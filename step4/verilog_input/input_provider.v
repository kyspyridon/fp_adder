==> flow/design.v <==
`timescale 1ns/10ps
module button_antibounce (clk, reset, button, new_button); 
  input button, clk, reset;
  output new_button;
  reg new_button;
  reg temp_button, button_sync;
  reg [29:0] counter;
  parameter limit = 100000;   
  always @(posedge clk)
    begin
      temp_button <= button;
      button_sync <= temp_button;
    end
  always @(posedge clk) 
    begin
      if (button_sync == 1'b1)
        begin
          counter <= counter + 1'b1;
        end
      else 
        begin
          counter <= 1'b0;
        end
      if (counter >= limit && button_sync == 1'b0)
        begin
          new_button <= 1'b1;           
        end
      else if (counter < limit)
        begin
          new_button <= 1'b0;
        end 
    end
endmodule
`timescale 1ns/10ps
module input_provider(clk, reset, button, reg_A, reg_B);
  input clk;
  input reset;
  input button;
  output [31:0] reg_A;
  output [31:0] reg_B;
  wire [63:0] mem_content;
  reg [3:0] address;
  wire new_button;
  button_antibounce btn_antibounce(.clk(clk), .reset(reset), .button(button), .new_button(new_button));
  memory mem_instance(.clk(clk), .reset(reset), .address(address), .mem_content(mem_content));
  always @(posedge clk)
    begin
      if (reset == 1'b1)
        begin
          address <= 4'b0;
        end
      else if (new_button == 1'b1)
        begin
          address <= address + 1'b1;
          if (address == 4'b1010)
            begin
              address <= 4'b0;
            end
        end
      else
        begin
          address <= address;
        end
    end
  assign reg_A = mem_content[63:32];
  assign reg_B = mem_content[31:0];
endmodule
`timescale 1ns/10ps
module memory(clk, reset, address, mem_content);
  input clk, reset;
  input [3:0] address;
  reg [63:0] mem [10:0];
  output reg [63:0] mem_content;
  always @(posedge clk)
    begin
      if (reset == 1'b1)
        begin
          mem['d0] = 64'h3f800000_40000000;
          mem['d1] = 64'hbf800000_3f800000;
          mem['d2] = 64'hc2de8000_45155e00;
          mem['d3] = 64'h6b64b235_6ac49214;
          mem['d4] = 64'h2ac49214_6ac49214;
          mem['d5] = 64'hbfc66666_3fc7ae14;
          mem['d6] = 64'hc565ee8b_4565ee8a;
          mem['d7] = 64'h447a4efa_c47a1ccd;
          mem['d8] = 64'h00000000_00000000;
          mem['d9] = 64'h00000000_40a00000;
          mem['d10] = 64'h38108900_bb908900;
        end
    end
  always @(posedge clk)
    begin
      if (reset == 1'b1)
        begin
          mem_content <= 64'b0;
        end
      else
        begin
          mem_content <= mem[address];
        end
    end
endmodule
* Step by step through the tools: input_provider
The steps from the RTL of input_provider to its reports follow in flow order. Line numbers count from 1 in the design file above. Library cell names are shortened. The mark -- stands for no value.
Inputs: top input_provider, clock port clk, library sky130hd, timing corner tt_025C_1v80

* Elaborated design
Yosys after proc, flatten, opt, wreduce and memory -nomap, before mapping. Enables and synchronous resets that opt folds into registers are not counted as muxes. Print and check cells are not counted. Equal cells are merged and count once.
Operators by class: $add $sub $neg 2, multipliers 0, div/mod/pow operators 0, magnitude comparators 2, eq/ne operators 10, shifts and indexed selects 0, mux-type cells 2, bitwise operators 1, reductions and logical operators 2
Operators by type and width (number):
- 64-bit parallel mux with 11-bit select | 1
- 30-bit by 1-bit adder with 30-bit output (second input constant) | 1
- 30-bit by 17-bit >= comparator with 1-bit output (second input constant) | 1
- 30-bit by 17-bit less-than comparator with 1-bit output (second input constant) | 1
- 4-bit by 3-bit == test with 1-bit output (second input constant) | 4
- 4-bit == test (second input constant) | 3
- 4-bit by 2-bit == test with 1-bit output (second input constant) | 2
- 4-bit by 1-bit adder with 4-bit output (second input constant) | 1
- 4-bit by 1-bit == test with 1-bit output (second input constant) | 1
- 4-bit logical NOT | 1
- 4-bit two-way mux | 1
- 1-bit logical AND | 1
- 1-bit inverter | 1
Storage and ports: register bits 101, bits in latches 0, bits in writable memories 0, bits in read-only memories 0, clocked read ports x word width 0, memory cells 0, bits of input ports 3, output and inout port bits 64, elaborated cells 25

* Longest topological paths
Longest topological path by Yosys (ltp), each cell counted once; first at word level (registers and memories cut), then after technology mapping (sequential cells cut; the memories' decode and read muxes count).
Depth: depth in word-level cells 2, ABC_AREA 0, depth in mapped cells 6, gate-level depth less buffers 5

* Mapped cells and area
Yosys stat after the flow's synthesis: flattened, memories mapped to cells. It holds for the ABC_AREA given above (unset counts as 0); a run with the other value may have another netlist. The area totals of this step are shown rounded.
Cell types:
- dfxtp_1 | number 82, total area 1.64E+03 µm²
- nor2_1 | number 43, total area 161.405 µm²
- a21oi_1 | number 30, total area 150.144 µm²
- buf_4 | number 19, total area 142.637 µm²
- nand2_1 | number 26, total area 97.594 µm²
- xor2_1 | number 10, total area 87.584 µm²
- o21ai_0 | number 16, total area 80.077 µm²
- nand2b_1 | number 11, total area 68.816 µm²
- inv_1 | number 16, total area 60.058 µm²
- nand3_1 | number 12, total area 60.058 µm²
- mux2i_1 | number 5, total area 50.048 µm²
- nand4_2 | number 4, total area 50.048 µm²
- and4_1 | number 5, total area 43.792 µm²
- or3_1 | number 7, total area 43.792 µm²
- clkbuf_1 | number 11, total area 41.29 µm²
- o31ai_1 | number 5, total area 37.536 µm²
- or4_1 | number 5, total area 37.536 µm²
- nor3_1 | number 7, total area 35.034 µm²
Other cell types: 28; their cells: 57.
Synthesis totals: cell count 371, mapped area 0.0033 mm², area of sequential cells 0.00164 mm², flip-flop cells 82, buffers 37
By module: a second synthesis without flattening, with its own total; a netlist apart from the flattened one above.
Second synthesis, totals: cells (unflattened synthesis) 383, area (unflattened synthesis) 0.00343 mm²
Each row is one instance without its submodules.
By module:
- memory | instances 1, cells 177, area 0.00167 mm², seq. area 0.000901 mm²
- button_antibounce | instances 1, cells 184, area 0.00157 mm², seq. area 0.000661 mm²
- input_provider | instances 1, cells 22, area 0.000191 mm², seq. area 0.0000801 mm²

* Timing after synthesis
Source: OpenSTA report_checks on the synthesized netlist (no wires, ideal clock, input and output delay 20% of the period each), path of least setup slack; recovery checks are left aside. Register names are those of the netlist, which keeps one name where synthesis merged equal registers.
Timing path post-synthesis: path type register -> register, from reg btn_antibounce.counter[0], to reg btn_antibounce.counter[24], clock period 2.99 ns, library setup time 0.070 ns, launch time at the first pin 0.000 ns, arrival time 1.622 ns, required time 2.920 ns, slack 1.298 ns, path delay 1.692 ns, stages 6, path buffers 0, synthesis period reached 1.692 ns
"path delay" is the arrival time less input delay plus setup time. "stages": output pins that drive a net of the path, with the launching flip-flop's if there is one; two outputs of one cell count as two. "synthesis period reached" = period - worst setup slack (recovery checks aside). The figure is calculated, with input and output delays left at 20% of the set period. Between the ends stands the longest chain of elaborated cells between them, by number of cells; it is not shown to be the way that was timed. Of several equally long chains one is given. A line is the first line of the expression or statement that the cell stems from. Yosys adds cells for indexed reads and writes and turns some case tables into memories.
On the way, post-synthesis: path through dfxtp_1 ha_1 and4_1 nand4_2 or4_1 a21oi_1, cells in the longest elaborated chain 1, elaborated cells on any way between the ends 1, RTL lines with such cells 1, classes of those cells add/sub: 1
Ends and longest elaborated chain, post-synthesis:
- start: declaration | line 7 | reg [29:0] counter;
- start: assignment | line 18 | counter <= counter + 1'b1;
- start: assignment | line 22 | counter <= 1'b0;
- 30-bit by 1-bit adder with 30-bit output | line 18
- end: assignment | line 18
- end: assignment | line 22
- end: declaration | line 7

* Worst path after layout
From the final timing report of flow run 1: the path of least setup slack in the routed layout; clock arrival at registers is part of the times.
Timing path after layout: path type input -> register, from in reset, to reg mem_instance.mem_content[11], clock period 3.68 ns, input delay 0.74 ns, library setup time 0.06 ns, launch time at the first pin 0.74 ns, arrival time 2.50 ns, required time 3.97 ns, slack 1.47 ns, stages 5, path buffers 1
On the way, after layout: path through clkdlybuf4s50_1 or2_2 nor2_1 nand2_1 nand3_1
Ends and longest elaborated chain, after layout:
- start: declaration | line 37 | input reset;
- end: assignment | line 95 | mem_content <= 64'b0;
- end: assignment | line 99 | mem_content <= mem[address];
- end: declaration | line 73 | output reg [63:0] mem_content;
Chain of elaborated cells between the ends: none given.

## Implementation results

Design input_provider on sky130hd. What follows are 2 stored runs of the flow, each under its own settings; their order means nothing. The constraints put input and output delay at 20% of the set period each and load the outputs with 0.01 pF.
By "period achieved" is meant the clock period of the run minus its worst setup slack. This is arithmetic on one report: input and output delays are still those of the set period (20% each).
"allowed time less slack (worst setup path)" is the time allowed to the run's worst setup path (the clock period less input and output delay, where it has them) less its slack. Clock arrival times count: a late capture clock shortens it, a late launch clock lengthens it.
"total power after layout": no workload was simulated; the value follows from the tool's default switching activity.
Results are given in rounded form.

* Flow run 1 | settings: period_ns 3.68; CAP_MARGIN 20; CORE_MARGIN 2; CORE_UTILIZATION 40; SLEW_MARGIN 20 | results: total die area 0.00899 mm²; period achieved 2.214 ns; total power after layout 0.00173 W; standard-cell area of the final layout 0.0041 mm²; allowed time less slack (worst setup path) 1.48 ns; worst path kind input -> register; total negative slack 0.000 ns; area of the synthesized netlist 0.0033 mm²; setup slack of the worst path 1.47 ns
* Flow run 2 | settings: period_ns 2.38; CORE_UTILIZATION 43; SETUP_SLACK_MARGIN -0.22; PLACE_DENSITY_LB_ADDON 0.29; CORE_ASPECT_RATIO 0.62; CORE_MARGIN 2; CELL_PAD_IN_SITES_DETAIL_PLACEMENT 0; TNS_END_PERCENT 35; GPL_TIMING_DRIVEN 0; GPL_ROUTABILITY_DRIVEN 0; CAP_MARGIN 25; SLEW_MARGIN 10; MAX_ROUTING_LAYER met4 | results: total die area 0.00841 mm²; period achieved 2.029 ns; total power after layout 0.00292 W; standard-cell area of the final layout 0.0044 mm²; allowed time less slack (worst setup path) 2.03 ns; worst path kind register -> register; total negative slack 0.000 ns; area of the synthesized netlist 0.0033 mm²; setup slack of the worst path 0.351 ns
